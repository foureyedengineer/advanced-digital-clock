==> flow/design.v <==
module Advanced_DigitalClock(AM, PM, min, hrs, clk, switch, setTime, setAM, setPM, setMin, setHrs, alarmhr, alarmmin, alarm, alarmPM, alarmAM, snooze);
input clk;
input switch;  
input wire[5:0] setMin;
input wire[4:0] setHrs;
input wire setAM;
input wire setPM;
input setTime;
input [4:0]alarmhr;
input [5:0]alarmmin;
input alarmPM;
input alarmAM;
input snooze;
output reg[5:0] min;
output reg[4:0] hrs;
output reg AM, PM;  
output reg alarm;
initial begin
min = 6'b000000;
hrs = 5'b00001;
alarm = 1'b0;
AM = 1'b1;
PM = 1'b0;
end
always @(posedge clk) begin
   if(setTime) begin  
      min = setMin;
      hrs = setHrs;
      if(switch) begin  
	 AM = setAM;
	 PM = setPM;
      end
      else if(~switch) begin  
	 AM = 0;
	 PM = 0;
      end
   end
   else
   if(switch) begin  
      if(clk) begin
	 min = min + 1;
	 if(min == 60) begin  
	    min = 0;
	    hrs = hrs + 1;
	    if(hrs == 12) begin  
	       AM = ~AM;
	       PM = ~PM;
	    end
	    else if(hrs == 13) begin  
	       hrs = 1;
	    end
	 end
	 else if (hrs > 12) begin  
	    hrs = hrs - 12;        
	    PM = 1;
	 end
      end
      if((min == alarmmin)&&(hrs==alarmhr)&&(alarmPM==1)&&(PM==1))begin  
	 alarm = 1;
      end
      else if((min == alarmmin)&&(hrs==alarmhr)&&(alarmAM==1)&&(AM==1))begin  
	 alarm = 1;
      end
      if((alarm==1)&&(min == alarmmin+1)&&(hrs==alarmhr))begin  
	 alarm = 0;
      end  
      if((snooze==1)&&(min == alarmmin+10)&&(hrs==alarmhr)&&(alarmPM==1)&&(PM==1))begin  
	 alarm = 1;
      end
      else if((snooze==1)&&(min == alarmmin+10)&&(hrs==alarmhr)&&(alarmAM==1)&&(AM==1))begin  
 	 alarm = 1;
      end
      if((alarm==1)&&(min == alarmmin+11)&&(hrs==alarmhr))begin  
	 alarm = 0;
      end  
   end
   else if(~switch) begin  
      if(clk) begin
	 min = min + 1;
	 if(min == 60) begin  
	    min = 0;
	    hrs = hrs + 1;
	    if(hrs == 24) begin  
	       hrs = 0;
	    end
	 end
	 else if(PM == 1) begin  
	    hrs = hrs + 12;      
	    PM = 0;  
	    AM = 0;
	 end
	 else if(AM == 1) begin  
	    hrs = hrs;		  
	    AM = 0;
	    PM = 0;
	 end
      end
      if((min == alarmmin)&&(hrs==alarmhr))begin
	 alarm = 1;
      end
      if((min == alarmmin+1)&&(hrs==alarmhr))begin  
	 alarm = 0;
      end
      if((snooze==1)&&(min == alarmmin+10)&&(hrs==alarmhr))begin  
	 alarm = 1;
      end
      if((min == alarmmin+11)&&(hrs==alarmhr))begin  
	 alarm = 0;
      end
   end
end
endmodule
* From RTL to reports: Advanced_DigitalClock
Tool output for the design above, in the order of the flow. Line numbers count from 1 in the design file above. Not given: n/a
Inputs: design top Advanced_DigitalClock, clock port clk, standard-cell library sky130hd, timing corner tt_025C_1v80

* Word level
Counts by Yosys on the flattened word-level netlist (proc, flatten, opt, wreduce; memories kept). Register bits leave out memories and registers merged into their read ports (data or address). Print and check cells are left out. Cells with the same type and inputs are merged into one.
Bit counts: register bits 14, input bits 30, output and inout bits 14, cells after elaboration 112
Cells by class: add/sub/neg operators 7, $lt $le $gt $ge 1, eq/ne operators 15, mux-type cells 57, bitwise gates (word level) 3, reductions and logical operators 24
Operator list (number):
- 6-bit by 32-bit == test with 1-bit output | 3
- 5-bit two-way mux | 15
- 6-bit two-way mux | 8
- 1-bit two-way mux | 34
- 6-bit by 7-bit == test with 1-bit output | 3
- 1-bit logical AND | 20
- 6-bit by 4-bit adder with 7-bit output (second input constant) | 2
- 6-bit == test | 2
- 5-bit by 4-bit == test with 1-bit output (second input constant) | 2
- 5-bit == test | 2
- 6-bit by 1-bit adder with 7-bit output (second input constant) | 1
- 6-bit by 1-bit adder with 6-bit output (second input constant) | 1
- 6-bit == test (second input constant) | 1
- 5-bit by 1-bit adder with 5-bit output (second input constant) | 1
- 5-bit by 4-bit adder with 5-bit output (second input constant) | 1
- 5-bit by 4-bit subtractor with 5-bit output (second input constant) | 1
- 5-bit by 4-bit greater-than comparator with 1-bit output (second input constant) | 1
- 5-bit == test (second input constant) | 1
- 5-bit nonzero test | 1
- 2-bit AND reduction | 2
- 1-bit NOT | 3
- 3-bit inequality test (second input constant) | 1
- 3-bit nonzero test | 1

* Logic depth
Yosys ltp: most cells in a row. Word level: on the elaborated netlist, between registers, memories and ports. Mapped: between sequential cells and ports; inverters and the memories' decode and read muxes count.
Depth: word-level depth 27, ABC_AREA 0, depth in mapped cells 11, depth with buffers taken out 10

* Mapped cells and area
The flow's flattened synthesis, as Yosys stat reports it; memories are mapped. The netlist is that of the ABC_AREA named above (0 if unset); the other value can give another one.
Cell types:
- sky130_fd_sc_hd__dfxtp_1 | number 11, total area 220.211 um2
- sky130_fd_sc_hd__mux2i_1 | number 16, total area 160.154 um2
- sky130_fd_sc_hd__nand2_1 | number 36, total area 135.13 um2
- sky130_fd_sc_hd__ha_1 | number 10, total area 125.12 um2
- sky130_fd_sc_hd__a21oi_1 | number 24, total area 120.115 um2
- sky130_fd_sc_hd__xnor2_1 | number 12, total area 105.101 um2
- sky130_fd_sc_hd__edfxtp_1 | number 3, total area 90.086 um2
- sky130_fd_sc_hd__o21ai_0 | number 16, total area 80.077 um2
- sky130_fd_sc_hd__xor2_1 | number 9, total area 78.826 um2
- sky130_fd_sc_hd__inv_1 | number 19, total area 71.318 um2
- sky130_fd_sc_hd__nor2b_1 | number 11, total area 68.816 um2
- sky130_fd_sc_hd__nand3_1 | number 11, total area 55.053 um2
- sky130_fd_sc_hd__xnor2_4 | number 2, total area 55.053 um2
- sky130_fd_sc_hd__clkbuf_1 | number 14, total area 52.55 um2
- sky130_fd_sc_hd__nor2_1 | number 14, total area 52.55 um2
- sky130_fd_sc_hd__xnor3_1 | number 2, total area 45.043 um2
- sky130_fd_sc_hd__a31oi_1 | number 7, total area 43.792 um2
- sky130_fd_sc_hd__o31a_1 | number 5, total area 43.792 um2
Not listed: further types 56, cells in them 120.
Synthesis totals: cells in the netlist 342, cell area after synthesis 2576.2 um2, area of sequential cells 310.3 um2, mapped flip-flops 14, buffer cells 22

==> runs of Advanced_DigitalClock <==
Design Advanced_DigitalClock on sky130hd. What follows are 2 stored runs of the flow, each under its own settings; their order means nothing. The constraints put input and output delay at 20% of the set period each and load the outputs with 0.01 pF.

[flow run 1] flow files
==> flow/run.sh <==
#!/bin/bash
# the make line also repeats the synthesis and layout settings of config.mk as NAME=value (left out here)
make -C /OpenROAD-flow-scripts/flow DESIGN_CONFIG=/design/flow/config.mk WORK_HOME=/design/flow/orfs CLKGATE_MAP_FILE= finish
==> flow/config.mk <==
export PLATFORM = sky130hd
export DESIGN_NAME = Advanced_DigitalClock
export DESIGN_NICKNAME = Advanced_DigitalClock
export VERILOG_FILES = /design/flow/design.v
export SDC_FILE = /design/flow/constraint.sdc
export NUM_CORES = 4
export LEC_CHECK = 0
export CAP_MARGIN = 10
export CORE_ASPECT_RATIO = 1.97
export CORE_MARGIN = 2
export CORE_UTILIZATION = 20
export GPL_TIMING_DRIVEN = 1
export MAX_ROUTING_LAYER = met5
export MIN_ROUTING_LAYER = met1
export PLACE_DENSITY_LB_ADDON = 0.24
export SLEW_MARGIN = 5
export TNS_END_PERCENT = 25
==> flow/constraint.sdc <==
create_clock -name core_clock -period 3.08 [get_ports {clk}]
set_input_delay 0.6160 -clock core_clock [delete_from_list [all_inputs] [get_ports {clk}]]
set_output_delay 0.6160 -clock core_clock [all_outputs]
set_load 0.01 [all_outputs]

[flow run 1] result: no results, clock tree synthesis failed with a tool error

[flow run 2] flow files
==> flow/run.sh <==
#!/bin/bash
# the make line also repeats the synthesis and layout settings of config.mk as NAME=value (left out here)
make -C /OpenROAD-flow-scripts/flow DESIGN_CONFIG=/design/flow/config.mk WORK_HOME=/design/flow/orfs CLKGATE_MAP_FILE= finish
==> flow/config.mk <==
export PLATFORM = sky130hd
export DESIGN_NAME = Advanced_DigitalClock
export DESIGN_NICKNAME = Advanced_DigitalClock
export VERILOG_FILES = /design/flow/design.v
export SDC_FILE = /design/flow/constraint.sdc
export NUM_CORES = 4
export LEC_CHECK = 0
export CAP_MARGIN = 20
export CORE_ASPECT_RATIO = 0.85
export CORE_MARGIN = 2
export CORE_UTILIZATION = 63
export MAX_ROUTING_LAYER = met5
export MIN_ROUTING_LAYER = met1
export PLACE_DENSITY_LB_ADDON = 0.24
export SETUP_SLACK_MARGIN = 0.68
export SLEW_MARGIN = 20
export TNS_END_PERCENT = 10
==> flow/constraint.sdc <==
create_clock -name core_clock -period 2.5 [get_ports {clk}]
set_input_delay 0.5000 -clock core_clock [delete_from_list [all_inputs] [get_ports {clk}]]
set_output_delay 0.5000 -clock core_clock [all_outputs]
set_load 0.01 [all_outputs]

[flow run 2] result: no results, clock tree synthesis failed with DPL-0038
